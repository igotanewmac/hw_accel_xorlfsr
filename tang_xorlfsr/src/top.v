==> flow/design.v <==
module top (
    input wire [7:0] datain,
    output reg [7:0] dataout,
    input wire dataclk,
    input wire seeddata,
    input wire setseed,
    input wire streamdata
);
    reg [15:0] seeddatabuffer [8:0];
    reg [7:0] keybuffer;
    wire [7:0] keybufferwire;
    always @* keybuffer[7:0] = keybufferwire[7:0];
    linearfeedbackshiftregister16 mylfsr_0( .seed(seeddatabuffer[0]) , .setseed(setseed) , .clk(dataclk) , .outputbit(keybufferwire[0]) );
    linearfeedbackshiftregister16 mylfsr_1( .seed(seeddatabuffer[1]) , .setseed(setseed) , .clk(dataclk) , .outputbit(keybufferwire[1]) );
    linearfeedbackshiftregister16 mylfsr_2( .seed(seeddatabuffer[2]) , .setseed(setseed) , .clk(dataclk) , .outputbit(keybufferwire[2]) );
    linearfeedbackshiftregister16 mylfsr_3( .seed(seeddatabuffer[3]) , .setseed(setseed) , .clk(dataclk) , .outputbit(keybufferwire[3]) );
    linearfeedbackshiftregister16 mylfsr_4( .seed(seeddatabuffer[4]) , .setseed(setseed) , .clk(dataclk) , .outputbit(keybufferwire[4]) );
    linearfeedbackshiftregister16 mylfsr_5( .seed(seeddatabuffer[5]) , .setseed(setseed) , .clk(dataclk) , .outputbit(keybufferwire[5]) );
    linearfeedbackshiftregister16 mylfsr_6( .seed(seeddatabuffer[6]) , .setseed(setseed) , .clk(dataclk) , .outputbit(keybufferwire[6]) );
    linearfeedbackshiftregister16 mylfsr_7( .seed(seeddatabuffer[7]) , .setseed(setseed) , .clk(dataclk) , .outputbit(keybufferwire[7]) );
    always @(posedge dataclk)
    begin
        if ( seeddata )
        begin
            seeddatabuffer[7][15:8] <= seeddatabuffer[7][7:0];
            seeddatabuffer[7][7:0] <= seeddatabuffer[6][15:8];
            seeddatabuffer[6][15:8] <= seeddatabuffer[6][7:0];
            seeddatabuffer[6][7:0] <= seeddatabuffer[5][15:8];
            seeddatabuffer[5][15:8] <= seeddatabuffer[5][7:0];
            seeddatabuffer[5][7:0] <= seeddatabuffer[4][15:8];
            seeddatabuffer[4][15:8] <= seeddatabuffer[4][7:0];
            seeddatabuffer[4][7:0] <= seeddatabuffer[3][15:8];
            seeddatabuffer[3][15:8] <= seeddatabuffer[3][7:0];
            seeddatabuffer[3][7:0] <= seeddatabuffer[2][15:8];
            seeddatabuffer[2][15:8] <= seeddatabuffer[2][7:0];
            seeddatabuffer[2][7:0] <= seeddatabuffer[1][15:8];
            seeddatabuffer[1][15:8] <= seeddatabuffer[1][7:0];
            seeddatabuffer[1][7:0] <= seeddatabuffer[0][15:8];
            seeddatabuffer[0][15:8] <= seeddatabuffer[0][7:0];
            seeddatabuffer[0][7:0] <= datain[7:0];
        end
        if ( streamdata )
        begin
            dataout[7:0] <= keybuffer[7:0] ^ datain[7:0];
        end
    end
endmodule
module linearfeedbackshiftregister16 (
    input wire [15:0] seed,
    input wire setseed,
    input wire clk,
    output reg outputbit
);
    reg [15:0] theactualregister;
    always @(posedge clk) begin
        if (setseed) begin
            theactualregister[15:1] <= seed[14:0];
            theactualregister[0] <= ( ( ( seed[15] ^ seed[13] ) ^ seed[12] ) ^ seed[10] );
        end
        else begin
            outputbit <= theactualregister[15];
            theactualregister[15:1] <= theactualregister[14:0];
            theactualregister[0] <= ( ( ( theactualregister[15] ^ theactualregister[13] ) ^ theactualregister[12] ) ^ theactualregister[10] );
        end
    end
endmodule
# == Reports on top ==
# What the tools print for top, step after step.
# Line numbers count from 1 in the design file above.
# Not given: --
# inputs
top_module,top
clock_port,dataclk
library,sky130hd
corner,tt_025C_1v80

# == Word level ==
# Source: Yosys, flattened and elaborated. Widths are those after wreduce; folded enables and synchronous resets count as part of the registers. Registers that Yosys merges into a memory's read port (data or address) are not register bits. Print and check cells do not count. Equal cells are merged and count once.
# op_classes
mux,16
bitwise,49
# ops
operator,count
2-to-1 mux 15 bit,8
bitwise XOR 1 bit,48
bitwise XOR 8 bit,1
2-to-1 mux 1 bit,8
# bits
regBits,272
in_bits,12
out_inout_bits,8
elab_cells,98

# == Longest topological paths ==
# Depth = most cells in a row (Yosys ltp): at word level without a register or memory, in the mapped netlist without a sequential cell, where the memories' decode and read muxes count.
# logic_depth
word_depth,4
ABC_AREA,0
ltp_mapped,3
ltp_nobuf,3

# == Mapped cells and area ==
# Yosys stat after the flow's synthesis: flattened, memories mapped to cells. It holds for the ABC_AREA given above (unset counts as 0); a run with the other value may have another netlist.
# by_type
cell_type,count,type_area_um2
sky130_fd_sc_hd__edfxtp_1,144,4.32E+03
sky130_fd_sc_hd__dfxtp_1,128,2.56E+03
sky130_fd_sc_hd__mux2_2,120,1.35E+03
sky130_fd_sc_hd__xnor2_1,48,420.403
sky130_fd_sc_hd__buf_6,13,146.39
sky130_fd_sc_hd__mux2i_1,8,80.077
sky130_fd_sc_hd__xor2_1,8,70.067
sky130_fd_sc_hd__buf_2,1,5.005
sky130_fd_sc_hd__inv_1,1,3.754
# synth_totals
cells,471
area_um2,8963.6
seq_area_um2,6886.6
flip_flops,272
n_buf,14
# By module: a second synthesis without flattening, with its own total; a netlist apart from the flattened one above.
# unflattened
hier_cells,480
area_unflattened_um2,9328.9
# Rows give one instance, submodules left out.
# by_module
module,instances,cells,mod_area_um2
linearfeedbackshiftregister16,8,42,646.9
top,1,144,4154.0

# == Path before layout ==
# Path of least setup slack by OpenSTA after synthesis, without wires, with an ideal clock, recovery checks aside; 20% of the period is set as input and as output delay. Where synthesis merged equal registers, the netlist keeps one of their names.
# synth_path
kind,in2reg
start,input setseed
end,register mylfsr_0.outputbit
tclk_ns,1.25
input_delay_ns,0.250
setup_time_ns,0.324
launch_ns,0.250
t_arrival_ns,0.697
required_time_ns,0.926
slack_ns,0.229
path_delay_ns,0.771
stages,3
period_less_setup_slack_ns,1.021
# "path_delay_ns" = arrival - input delay + setup time.
# "stages": output pins that drive a net of the path, with the launching flip-flop's if there is one; two outputs of one cell count as two.
# "period_less_setup_slack_ns" = period - worst setup slack (recovery checks aside). The figure is calculated, with input and output delays left at 20% of the set period.
# synth_between
cell_sequence,sky130_fd_sc_hd__buf_6 -> sky130_fd_sc_hd__buf_6 -> sky130_fd_sc_hd__inv_1
elab_chain_cells,0
cone_cells,0
# synth_lines
item,line,rtl
start: declaration,6,"input wire setseed,"
end: assignment,61,outputbit <= theactualregister[15];
end: declaration,52,output reg outputbit

# == Path in the finished layout ==
# From the final timing report of run 1: the path of least setup slack in the routed layout; clock arrival at registers is part of the times.
# layout_path
kind,reg2out
start,register dataout[4]
end,output dataout[4]
tclk_ns,0.936
launch_ns,0.53
t_arrival_ns,1.17
required_time_ns,0.75
slack_ns,-0.42
stages,2
# layout_between
cell_sequence,sky130_fd_sc_hd__edfxtp_1 -> sky130_fd_sc_hd__buf_6
elab_chain_cells,0
cone_cells,0
# layout_lines
item,line,rtl
start: declaration,3,"output reg [7:0] dataout,"
start: assignment,44,dataout[7:0] <= keybuffer[7:0] ^ datain[7:0];
end: declaration,3,

# Below are 2 stored runs of the flow (Yosys, OpenROAD; platform sky130hd) on top, each with its settings and what was measured, unordered. Constraints: input delay and output delay 20% of the set period each, output load 0.01 pF.
# "period_less_ws_ns" is the run's clock period less its worst setup slack. It is reckoned from that one timing run; input and output delays stay at 20% of the period that was set.
# "timing.worst_path_ns" = time allowed to the worst setup path (clock period - input delay - output delay, where it has them) - its slack; a late launch clock adds to it, a late capture clock takes from it.
# "final_power_mw" is the tool's figure for a default switching activity; nothing was simulated.
# Settings: -- = not set for that run.
run name,period_ns,CORE_UTILIZATION,SETUP_SLACK_MARGIN,PLACE_DENSITY_LB_ADDON,HOLD_SLACK_MARGIN,CORE_ASPECT_RATIO,CORE_MARGIN,GPL_TIMING_DRIVEN,GPL_ROUTABILITY_DRIVEN,CTS_CLUSTER_SIZE,CTS_CLUSTER_DIAMETER,MAX_ROUTING_LAYER,CAP_MARGIN,SLEW_MARGIN,timing.worst_path_ns,path_kind,final_hold_ws_ns,final_power_mw,layout_utilization_pct,tns_setup_ns,setup_worst_slack_ns,final_die_area_um2,stdcell_area_um2,yosys.chip_area_um2,period_less_ws_ns
run 1,0.936,48,0.2,0.17,0.06,1.02,7,0,0,81,321,met4,20,20,1.17,reg2out,-0.078,21.193,57.6,-4.584,-0.418,22696.6,10555.1,8963.6,1.354
run 2,1.73,40,--,--,--,--,2,--,--,--,--,--,20,20,1.21,reg2out,0.333,14.182,47.4,0.000,0.171,23622.2,10382.5,8963.6,1.559
